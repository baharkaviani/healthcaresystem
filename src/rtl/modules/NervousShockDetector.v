==> flow/design.v <==
`timescale 1ns / 1ps
`default_nettype none
module NervousShockDetector(
        clock,
        inputdata,
     nervousAbnormality);
input clock;
input inputdata;
output [1:0] nervousAbnormality;
  reg [1:0] nervousAbnormality;
  reg [4:0] state;
  parameter s0 = 5'b00000,
        s1 = 5'b00001,
        s2 = 5'b00010,
        s3 = 5'b00011,
        s4 = 5'b00100,
        s5 = 5'b00101,
        s6 = 5'b00110,
        s7 = 5'b00111,
        s8 = 5'b01000,
        s9 = 5'b01001,
        s10 = 5'b01010,
        s11 = 5'b01011,
        s12 = 5'b01100,
        s13 = 5'b01101,
        s14 = 5'b01110,
        s15 = 5'b01111,
        s16 = 5'b10000,
        s17 = 5'b10001,
        s18 = 5'b10010,
        s19 = 5'b10011,
        s20 = 5'b10100;
  initial
  state = 5'b00000;
  always @ (posedge clock)
    case (state)
      s0: 
      if(inputdata)
        begin
          state = s1;
          nervousAbnormality <= 2'b00;
        end
      else
        begin
          state = s0;
          nervousAbnormality <= 2'b00;
        end
      s1: 
      if(inputdata)
        begin
          state = s1;
          nervousAbnormality <= 2'b00;
        end
      else
        begin
          state = s2;
          nervousAbnormality <= 2'b00;
        end
      s2: 
      if(inputdata)
        begin
          state = s3;
          nervousAbnormality <= 2'b00;
        end
      else
        begin
          state = s20;
          nervousAbnormality <= 2'b00;
        end
      s3: 
      if(inputdata)
        begin
          state = s1;
          nervousAbnormality <= 2'b00;
        end
      else
        begin
          state = s4;
          nervousAbnormality <= 2'b00;
        end
      s4: 
      if(inputdata)
        begin
          state = s5;
          nervousAbnormality <= 2'b00;
        end
      else
        begin
          state = s20;
          nervousAbnormality <= 2'b00;
        end
      s5: 
      if(inputdata)
        begin
          state = s1;
          nervousAbnormality <= 2'b00;
        end
      else
        begin
          state = s6;
          nervousAbnormality <= 2'b00;
        end
      s6: 
      if(inputdata)
        begin
          state = s7;
          nervousAbnormality <= 2'b00;
        end
      else
        begin
          state = s20;
          nervousAbnormality <= 2'b00;
        end
      s7: 
      if(inputdata)
        begin
          state = s11;
          nervousAbnormality <= 2'b00;
        end
      else
        begin
          state = s8;
          nervousAbnormality <= 2'b00;
        end
      s8: 
      if(inputdata)
        begin
          state = s9;
          nervousAbnormality <= 2'b00;
        end
      else
        begin
          state = s20;
          nervousAbnormality <= 2'b00;
        end
      s9: 
      if(inputdata)
        begin
          state = s1;
          nervousAbnormality <= 2'b00;
        end
      else
        begin
          state = s10;
          nervousAbnormality <= 2'b11;
        end
      s10: 
      if(inputdata)
        begin
          state = s9;
          nervousAbnormality <= 2'b00;
        end
      else
        begin
          state = s20;
          nervousAbnormality <= 2'b00;
        end
      s11: 
      if(inputdata)
        begin
          state = s12;
          nervousAbnormality <= 2'b00;
        end
      else
        begin
          state = s2;
          nervousAbnormality <= 2'b00;
        end
      s12: 
      if(inputdata)
        begin
          state = s1;
          nervousAbnormality <= 2'b00;
        end
      else
        begin
          state = s13;
          nervousAbnormality <= 2'b10;
        end
      s13: 
      if(inputdata)
        begin
          state = s3;
          nervousAbnormality <= 2'b00;
        end
      else
        begin
          state = s20;
          nervousAbnormality <= 2'b00;
        end
      s14: 
      if(inputdata)
        begin
          state = s1;
			 nervousAbnormality <= 2'b00;
  end
      else
        begin
          state = s15;
          nervousAbnormality <= 2'b00;
        end
      s15: 
      if(inputdata)
        begin
          state = s3;
          nervousAbnormality <= 2'b00;
        end
      else
        begin
          state = s16;
          nervousAbnormality <= 2'b00;
        end
      s16: 
      if(inputdata)
        begin
          state = s17;
          nervousAbnormality <= 2'b00;
        end
      else
        begin
          state = s0;
          nervousAbnormality <= 2'b00;
        end
      s17: 
      if(inputdata)
        begin
          state = s1;
          nervousAbnormality <= 2'b00;
        end
      else
        begin
          state = s18;
          nervousAbnormality <= 2'b00;
        end
      s18: 
      if(inputdata)
        begin
          state = s3;
          nervousAbnormality <= 2'b00;
        end
      else
        begin
          state = s19;
          nervousAbnormality <= 2'b01;
        end
      s19: 
      if(inputdata)
        begin
          state = s14;
          nervousAbnormality <= 2'b00;
        end
      else
        begin
          state = s0;
          nervousAbnormality <= 2'b00;
        end
      s20: 
      if(inputdata)
        begin
          state = s14;
          nervousAbnormality <= 2'b00;
        end
      else
        begin
          state = s0;
          nervousAbnormality <= 2'b00;
        end
      endcase
endmodule
-- Reports on NervousShockDetector
Tool output for the design above, in the order of the flow.
Lines are those of the file above, counted from 1.
Not given: n/a
- top module: NervousShockDetector
- clock port: clock
- library: sky130hd
- timing corner: tt_025C_1v80

-- After elaboration
Source: Yosys, flattened and elaborated, memories not mapped. Widths are those after wreduce. Registers that Yosys merges into a memory's read port (data or address) are not register bits. Print and check cells do not count. Equal cells are merged and count once.
- input bits at 2
- register bits at 7
- word-level cells: 52
- noted mux-type cells: 23
- equality and inequality tests at 20
- noted reduce/logical cells: 7
- operators with widths (kind ; count):
    case mux 5 bit (select 18 bit) ; 1
    equality test 5 x 4 -> 1 bit with constant B ; 8
    two-way mux 5 bit ; 8
    equality test 5 bit with constant B ; 5
    nonzero test 21 bit ; 1
    equality test 5 x 3 -> 1 bit with constant B ; 4
    two-way mux 4 bit ; 5
    OR reduction 18 bit ; 1
    equality test 5 x 2 -> 1 bit with constant B ; 2
    case mux 2 bit (select 4 bit) ; 1
    two-way mux 2 bit ; 4
    OR reduction 2 bit ; 3
    two-way mux 3 bit ; 2
    equality test 5 x 1 -> 1 bit with constant B ; 1
    zero test 5 bit ; 1
    nonzero test 4 bit ; 1
    two-way mux 1 bit ; 2

-- Logic depth
Yosys ltp: most cells in a row. Word level: on the elaborated netlist, between registers, memories and ports. Mapped: between sequential cells and ports; inverters and the memories' decode and read muxes count.
- depth after elaboration at 3
- ABC_AREA: 0
- noted mapped depth: 6
- noted mapped depth without buffers: 4

-- Netlist
Yosys stat after the flow's synthesis: flattened, memories mapped to cells. It holds for the ABC_AREA given above (unset counts as 0); a run with the other value may have another netlist.
- flip-flops at 7
- synthesis area at 705.7 um2
- standard cells after synthesis: 85
- noted buffer cells: 10
- cell types (cell ; count):
    sky130_fd_sc_hd__edfxtp_1 ; 7
    sky130_fd_sc_hd__nand2_1 ; 10
    sky130_fd_sc_hd__nand2b_1 ; 5
    sky130_fd_sc_hd__nor2b_1 ; 5
    sky130_fd_sc_hd__buf_2 ; 6
    sky130_fd_sc_hd__o22ai_1 ; 4
    sky130_fd_sc_hd__nor2_1 ; 6
    sky130_fd_sc_hd__a21oi_1 ; 4
    sky130_fd_sc_hd__o21ai_1 ; 4
    sky130_fd_sc_hd__o32ai_2 ; 1
    sky130_fd_sc_hd__a221oi_2 ; 1
    sky130_fd_sc_hd__buf_4 ; 2
    sky130_fd_sc_hd__buf_8 ; 1
    sky130_fd_sc_hd__nor3_1 ; 3
    sky130_fd_sc_hd__o221ai_2 ; 1
    sky130_fd_sc_hd__buf_6 ; 1
    sky130_fd_sc_hd__a221o_1 ; 1
    sky130_fd_sc_hd__mux2i_1 ; 1
Not listed: further types 19, cells in them 22.

-- Worst setup path after synthesis
Source: OpenSTA report_checks on the synthesized netlist (no wires, ideal clock, input and output delay 20% of the period each), path of least setup slack; recovery checks are left aside. Register names are those of the netlist, which keeps one name where synthesis merged equal registers.
- path type: register to register
- start point: register state[0]
- end point: register state[0]
- data arrival time: 1.136 ns
- slack: 0.371 ns
- delay of the path at 1.449 ns
- stages on the path: 6
- data required time at 1.507 ns
- noted setup time: 0.313 ns
- noted period: 1.82 ns
- synthesis period reached: 1.449 ns
"delay of the path" is the arrival time less input delay plus setup time.
"stages on the path" counts driving pins, that of a launching flip-flop among them; a cell with two outputs on the path counts twice.
"synthesis period reached" is the clock period less the worst setup slack; recovery checks do not enter. This is arithmetic on one report: input and output delays are still those of the set period (20% each).
The rows between start and end are the longest chain of elaborated cells between them; the timing report does not say that the signal goes this way. Where chains are equally long, one stands for them.
Each line given opens the expression or statement behind the cell; cells for indexed reads and writes are added by Yosys, which also makes memories of some case tables.
At most two assigning lines are given for a register; there are more.
Only ways into the end's enable, where the timed path ends, are counted here.
- cell sequence: sky130_fd_sc_hd__edfxtp_1 -> sky130_fd_sc_hd__buf_6 -> sky130_fd_sc_hd__buf_8 -> sky130_fd_sc_hd__o21ai_2 -> sky130_fd_sc_hd__or2b_1 -> sky130_fd_sc_hd__nand2_1
- length of the longest elaborated chain at 2
- elaborated cells between the ends (all ways) at 22
- classes of those cells: eq/ne: 20; reduce/logical: 2
- RTL lines, path after synthesis (item ; line ; source):
    start: declaration ; 11 ; reg [4:0] state;
    start: assignment ; 40 ; state = s1;
    start: assignment ; 45 ; state = s0;
    equality test 5 bit ; 36 ; case (state)
    nonzero test 21 bit ; n/a ;
    end: assignment ; 40 ;
    end: assignment ; 45 ;
    end: declaration ; 11 ;

-- Timing after layout
Path of least setup slack in the final report of run A (OpenROAD, finished layout, wires in). Where an end is a register, its clock arrival counts in the times.
- path type: register to register
- start point: register state[1]
- end point: register state[3]
- noted setup time: 0.25 ns
- data required time at 1.28 ns
- noted period: 1.29 ns
- slack: -0.19 ns
- data arrival time: 1.47 ns
- stages on the path: 6
The rows between start and end are the longest chain of elaborated cells between them; the timing report does not say that the signal goes this way. Where chains are equally long, one stands for them.
At most two assigning lines are given for a register; there are more.
Ways into the end's enable are left out, as the timed path ends at the data pin.
- cell sequence: sky130_fd_sc_hd__edfxtp_1 -> sky130_fd_sc_hd__buf_6 -> sky130_fd_sc_hd__and2_4 -> sky130_fd_sc_hd__a22oi_2 -> sky130_fd_sc_hd__o22ai_1 -> sky130_fd_sc_hd__a22o_1
- length of the longest elaborated chain at 3
- elaborated cells between the ends (all ways) at 25
- classes of those cells: eq/ne: 20; mux: 1; reduce/logical: 4
- RTL lines, path post-layout (item ; line ; source):
    start: declaration ; 11 ; reg [4:0] state;
    start: assignment ; 40 ; state = s1;
    start: assignment ; 45 ; state = s0;
    equality test 5 bit ; 36 ; case (state)
    OR reduction 2 bit ; n/a ;
    case mux 5 bit (select 18 bit) ; 36 ;
    end: assignment ; 40 ;
    end: assignment ; 45 ;
    end: declaration ; 11 ;

Data sheet: physical implementation of NervousShockDetector

NervousShockDetector through Yosys and OpenROAD on sky130hd: 2 stored runs, unordered, with their settings and measured results. The constraints put input and output delay at 20% of the set period each and load the outputs with 0.01 pF.
By "period achieved" is meant the clock period of the run minus its worst setup slack. This is arithmetic on one report: input and output delays are still those of the set period (20% each).
By "worst setup path time" is meant the share of the clock period that the worst setup path is allowed (20% is reserved at inputs, 20% at outputs), minus its slack. Clock arrival times at its registers enter into it.

Run A
Settings were period_ns = 1.29; CORE_UTILIZATION = 20; SETUP_SLACK_MARGIN = 0.17; CORE_ASPECT_RATIO = 1.2; CORE_MARGIN = 9; CELL_PAD_IN_SITES_DETAIL_PLACEMENT = 1; GPL_TIMING_DRIVEN = 1; CTS_CLUSTER_DIAMETER = 337; CAP_MARGIN = 30; SLEW_MARGIN = 30; MIN_ROUTING_LAYER = met2
- chip area in the Yosys report at 705.7 um2
- die area: 5,999.7 um2
- final design utilization at 34.8 %
- noted the worst setup slack after layout: -0.193 ns
- final setup TNS: -2.076 ns
- post-route worst hold slack at 0.718 ns
- period achieved at 1.483 ns
- noted the worst setup path time: 1.48 ns
- kind of the worst setup path: register to register

Run B
Settings were period_ns = 2.77; CORE_UTILIZATION = 63; PLACE_DENSITY = 0.62; CELL_PAD_IN_SITES_DETAIL_PLACEMENT = 0; ABC_AREA = 1; GPL_TIMING_DRIVEN = 0; SLEW_MARGIN = 0; CAP_MARGIN = 20; CORE_MARGIN = 2
- chip area in the Yosys report at 768.2 um2
- die area: 1,514.8 um2
- final design utilization at 73.9 %
- noted the worst setup slack after layout: 0.786 ns
- final setup TNS: 0.000 ns
- post-route worst hold slack at 0.827 ns
- period achieved at 1.984 ns
- noted the worst setup path time: 1.98 ns
- kind of the worst setup path: register to register
