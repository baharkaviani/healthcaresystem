==> flow/design.v <==
`timescale 1ns / 1ps
`default_nettype none
module LogicHealthcareSystemController(  
    clock,
    presureAbnormality,
    bloodAbnormality,
    fallDetected,
    temperatureAbnormality,
    nervousAbnormality,
    abnormaliryWarning);
input clock;
input presureAbnormality;
input bloodAbnormality;
input fallDetected;
input temperatureAbnormality;
input [1:0] nervousAbnormality;
output [2:0] abnormaliryWarning;
	reg [2:0]state;
	wire[5:0] inputData = {presureAbnormality, bloodAbnormality, fallDetected, temperatureAbnormality, nervousAbnormality};
	parameter s0 = 3'b000,
        s1 = 3'b001,
        s2 = 3'b010,
        s3 = 3'b011,
        s4 = 3'b100,
        s5 = 3'b101,
        s6 = 3'b110;
	initial
	state = 3'b000;
	always @ (posedge clock)
		case (inputData)
			6'b000000: 
				state = s0;
			6'b000001: 
				state = s1;
			6'b000010: 
				state = s1;
			6'b000100: 
				state = s1;
			6'b001000: 
				state = s1;
			6'b010000: 
				state = s1;
			6'b100000: 
				state = s1;
			6'b000011: 
				state = s2;
			6'b000101: 
				state = s2;
			6'b001001: 
				state = s2;
			6'b010001: 
				state = s2;
			6'b100001: 
				state = s2;
			6'b000110: 
				state = s2;
			6'b001010: 
				state = s2;
			6'b010010: 
				state = s2;
			6'b100010: 
				state = s2;
			6'b001100: 
				state = s2;
			6'b010100:
				state = s2;
			6'b100100: 
				state = s2;
			6'b011000: 
				state = s2;
			6'b101000: 
				state = s2;
			6'b110000: 
				state = s2;
			6'b000111: 
				state = s3;
			6'b001011: 
				state = s3;
			6'b010011: 
				state = s3;
			6'b100011: 
				state = s3;
			6'b001101: 
				state = s3;
			6'b010101: 
				state = s3;
			6'b100101: 
				state = s3;
			6'b011001: 
				state = s3;
			6'b101001: 
				state = s3;
			6'b110001: 
				state = s3;
			6'b001110: 
				state = s3;
			6'b010110:
				state = s3;
			6'b100110: 
				state = s3;
			6'b011010: 
				state = s3;
			6'b101010: 
				state = s3;
			6'b110010: 
				state = s3;
			6'b011100: 
				state = s3;
			6'b101100: 
				state = s3;
			6'b110100: 
				state = s3;
			6'b111000: 
				state = s3;
			6'b001111: 
				state = s4;
			6'b010111: 
				state = s4;
			6'b100111: 
				state = s4;
			6'b011011: 
				state = s4;
			6'b101011: 
				state = s4;
			6'b110011: 
				state = s4;
			6'b011101: 
				state = s4;
			6'b101101: 
				state = s4;
			6'b110101: 
				state = s4;
			6'b111001: 
				state = s4;
			6'b011110:
				state = s4;
			6'b101110: 
				state = s4;
			6'b110110: 
				state = s4;
			6'b111010: 
				state = s4;
			6'b111100: 
				state = s4;
			6'b011111: 
				state = s5;
			6'b101111: 
				state = s5;
			6'b110011: 
				state = s5;
			6'b111011: 
				state = s5;
			6'b111101: 
				state = s5;
			6'b111110: 
				state = s5;
			6'b111111: 
				state = s6;
		endcase
		assign abnormaliryWarning = state;
endmodule
From RTL to reports: LogicHealthcareSystemController:

The steps from the RTL of LogicHealthcareSystemController to its reports follow in flow order.
Line numbers count from 1 in the design file above.
Library cell names are shortened.
The mark -- stands for no value.

* design top: LogicHealthcareSystemController
* clock port: clock
* standard-cell library: sky130hd
* library corner: tt_025C_1v80

Word level:

Counts by Yosys on the flattened word-level netlist (proc, flatten, opt, wreduce; memories kept). Register bits leave out memories and registers merged into their read ports (data or address). Print and check cells are left out. Cells with the same type and inputs are merged into one.

* word-level cells: 71
* input port bits: 7
* output and inout bits: 3
* clocked read ports x word width: 0
* memories kept: 0
* bits in read-only memories: 0
* RAM bits: 0
* latch bits: 0
* register bits after elaboration: 3

* reductions and logical operators: 7
* mux-type cells: 1
* magnitude comparators: 0
* eq/ne operators: 62
* multipliers: 0
* bitwise gates (word level): 0
* divide/modulo/power cells: 0
* shift-type cells: 0
* $add $sub $neg: 0

Operator list (number)
* == test 6 bit with constant B: 31
* == test 6 x 5 -> 1 bit with constant B: 16
* == test 6 x 4 -> 1 bit with constant B: 8
* OR reduction 15 bit: 2
* == test 6 x 3 -> 1 bit with constant B: 4
* case mux 3 bit (select 7 bit): 1
* OR reduction 20 bit: 1
* == test 6 x 2 -> 1 bit with constant B: 2
* nonzero test 7 bit: 1
* == test 6 x 1 -> 1 bit with constant B: 1
* zero test 6 bit: 1
* OR reduction 6 bit: 1
* OR reduction 5 bit: 1

Logic depth:

Depth = most cells in a row (Yosys ltp): at word level without a register or memory, in the mapped netlist without a sequential cell, where the memories' decode and read muxes count.

* depth after elaboration: 3
* ABC_AREA: 0
* depth in mapped cells: 5
* gate-level depth less buffers: 4

Netlist:

Yosys stat after the flow's synthesis: flattened, memories mapped to cells. It holds for the ABC_AREA given above (unset counts as 0); a run with the other value may have another netlist.
The area totals of this step are shown rounded.

Cell types
* edfxtp_1: number 3, area in all 90.086 sq um
* xnor2_1: number 3, area in all 26.275 sq um
* buf_2: number 4, area in all 20.019 sq um
* nor3_1: number 4, area in all 20.019 sq um
* o2111ai_1: number 2, area in all 17.517 sq um
* xor2_2: number 1, area in all 16.266 sq um
* a221oi_2: number 1, area in all 15.014 sq um
* buf_4: number 2, area in all 15.014 sq um
* o21ai_1: number 3, area in all 15.014 sq um
* or2_2: number 2, area in all 12.512 sq um
* inv_1: number 3, area in all 11.261 sq um
* nand2_1: number 3, area in all 11.261 sq um
* nor2_1: number 3, area in all 11.261 sq um
* a21oi_1: number 2, area in all 10.01 sq um
* a32o_1: number 1, area in all 10.01 sq um
* and3b_2: number 1, area in all 10.01 sq um
* mux2i_1: number 1, area in all 10.01 sq um
* nand3_1: number 2, area in all 10.01 sq um

Other cell types: 16; their cells: 16.

* cells in the netlist: 57
* area of sequential cells: 90.1 sq um
* flip-flops: 3
* mapped area: 453 sq um
* buffer cells: 6

Worst setup path after synthesis:

Path of least setup slack by OpenSTA after synthesis, without wires, with an ideal clock, recovery checks aside; 20% of the period is set as input and as output delay. Where synthesis merged equal registers, the netlist keeps one of their names.

* path type: input-to-reg
* start: input fallDetected
* end: register state[1]
* clock period: 1.49 ns
* stages on the path: 4
* delay of the path: 1.080 ns
* library setup time: 0.257 ns
* data required time: 1.233 ns
* external input delay: 0.298 ns
* setup slack: 0.113 ns
* launch time at the first pin: 0.298 ns
* buffers on the path: 1
* data arrival time: 1.121 ns
* period reached after synthesis: 1.377 ns

"delay of the path" is the arrival time less input delay plus setup time.
"stages on the path" counts driving pins, that of a launching flip-flop among them; a cell with two outputs on the path counts twice.
"period reached after synthesis" = period - worst setup slack (recovery checks aside). The figure is calculated, with input and output delays left at 20% of the set period.
Between the ends stands the longest chain of elaborated cells between them, by number of cells; it is not shown to be the way that was timed. Of several equally long chains one is given.
A line is the first line of the expression or statement that the cell stems from. Yosys adds cells for indexed reads and writes and turns some case tables into memories.
A register here has more assigning lines than the two given.
Ways into the end's enable are left out, as the timed path ends at the data pin.

* path through: buf_2 a2111oi_0 nor3_1 a32o_1
* length of the longest elaborated chain: 3
* elaborated cells between the ends (all ways): 69
* RTL lines with such cells: 1
* those cells by class: eq/ne: 62; mux: 1; reduce/logical: 6

Ends and longest elaborated chain, after synthesis
* start, declared: RTL line 14 `input fallDetected;`
* == test 6 bit: RTL line 30 `case (inputData)`
* OR reduction 5 bit
* case mux 3 bit (select 7 bit): RTL line 30
* end, assigned: RTL line 32 `state = s0;`
* end, assigned: RTL line 34 `state = s1;`
* end, declared: RTL line 18 `reg [2:0]state;`

Path in the finished layout:

From the final timing report of entry A: the path of least setup slack in the routed layout; clock arrival at registers is part of the times.

* path type: input-to-reg
* start: input temperatureAbnormality
* end: register state[2]
* launch time at the first pin: 0.42 ns
* setup slack: 0.29 ns
* clock period: 2.08 ns
* data arrival time: 1.77 ns
* library setup time: 0.25 ns
* stages on the path: 6
* data required time: 2.05 ns
* external input delay: 0.42 ns
* buffers on the path: 2

Between the ends stands the longest chain of elaborated cells between them, by number of cells; it is not shown to be the way that was timed. Of several equally long chains one is given.
A register here has more assigning lines than the two given.
Ways into the end's enable are left out, as the timed path ends at the data pin.

* path through: clkdlybuf4s50_1 buf_2 xor2_1 o21ai_1 a311oi_1 a211o_1
* length of the longest elaborated chain: 3
* elaborated cells between the ends (all ways): 69
* RTL lines with such cells: 1
* those cells by class: eq/ne: 62; mux: 1; reduce/logical: 6

Ends and longest elaborated chain, post-layout
* start, declared: RTL line 15 `input temperatureAbnormality;`
* == test 6 bit: RTL line 30 `case (inputData)`
* OR reduction 5 bit
* case mux 3 bit (select 7 bit): RTL line 30
* end, assigned: RTL line 32 `state = s0;`
* end, assigned: RTL line 34 `state = s1;`
* end, declared: RTL line 18 `reg [2:0]state;`

Wiki page: LogicHealthcareSystemController / flow data

2 stored runs of LogicHealthcareSystemController in the flow (synthesis by Yosys, layout by OpenROAD, sky130hd cells), in arbitrary order. Constraints: input delay and output delay 20% of the set period each, output load 0.01 pF.
"period reached" = clock period - worst setup slack. The figure is calculated, with input and output delays left at 20% of the set period.
"worst path time" = time allowed to the worst setup path (clock period - input delay - output delay, where it has them) - its slack; a late launch clock adds to it, a late capture clock takes from it.
"power consumption": no workload was simulated; the value follows from the tool's default switching activity.
The measured numbers are rounded.

### Entry A

Settings: `period_ns=2.08`, `CORE_UTILIZATION=25`, `SETUP_SLACK_MARGIN=0.21`, `PLACE_DENSITY_LB_ADDON=0.04`, `CELL_PAD_IN_SITES_GLOBAL_PLACEMENT=0`, `TNS_END_PERCENT=25`, `GPL_TIMING_DRIVEN=0`, `CTS_CLUSTER_DIAMETER=57`, `SLEW_MARGIN=0`, `CAP_MARGIN=20`, `CORE_MARGIN=2`

- Final design utilization: 35.5%
- Standard-cell area after routing: 606 sq um
- Worst hold slack in the final report: 0.589 ns
- Synthesis area: 453 sq um
- Overall die area: 2170 sq um
- Summed negative setup slack: 0.000 ns
- Worst path time: 1.38 ns
- Type of the worst setup path: input-to-reg
- Power consumption: 0.302 mW
- Lowest setup slack: 0.287 ns
- Period reached: 1.793 ns

### Entry B

Settings: `period_ns=1.39`, `CORE_UTILIZATION=20`, `SETUP_SLACK_MARGIN=0.17`, `PLACE_DENSITY=0.7`, `CORE_ASPECT_RATIO=0.73`, `CORE_MARGIN=8`, `CELL_PAD_IN_SITES_GLOBAL_PLACEMENT=2`, `CELL_PAD_IN_SITES_DETAIL_PLACEMENT=1`, `TNS_END_PERCENT=75`, `ABC_AREA=1`, `GPL_TIMING_DRIVEN=1`, `CTS_CLUSTER_SIZE=16`, `CTS_CLUSTER_DIAMETER=137`, `CAP_MARGIN=35`, `SLEW_MARGIN=20`

- Final design utilization: 40.5%
- Standard-cell area after routing: 831 sq um
- Worst hold slack in the final report: 0.676 ns
- Synthesis area: 430 sq um
- Overall die area: 3910 sq um
- Summed negative setup slack: 0.000 ns
- Worst path time: 0.95 ns
- Type of the worst setup path: input-to-reg
- Power consumption: 0.573 mW
- Lowest setup slack: 0.159 ns
- Period reached: 1.231 ns
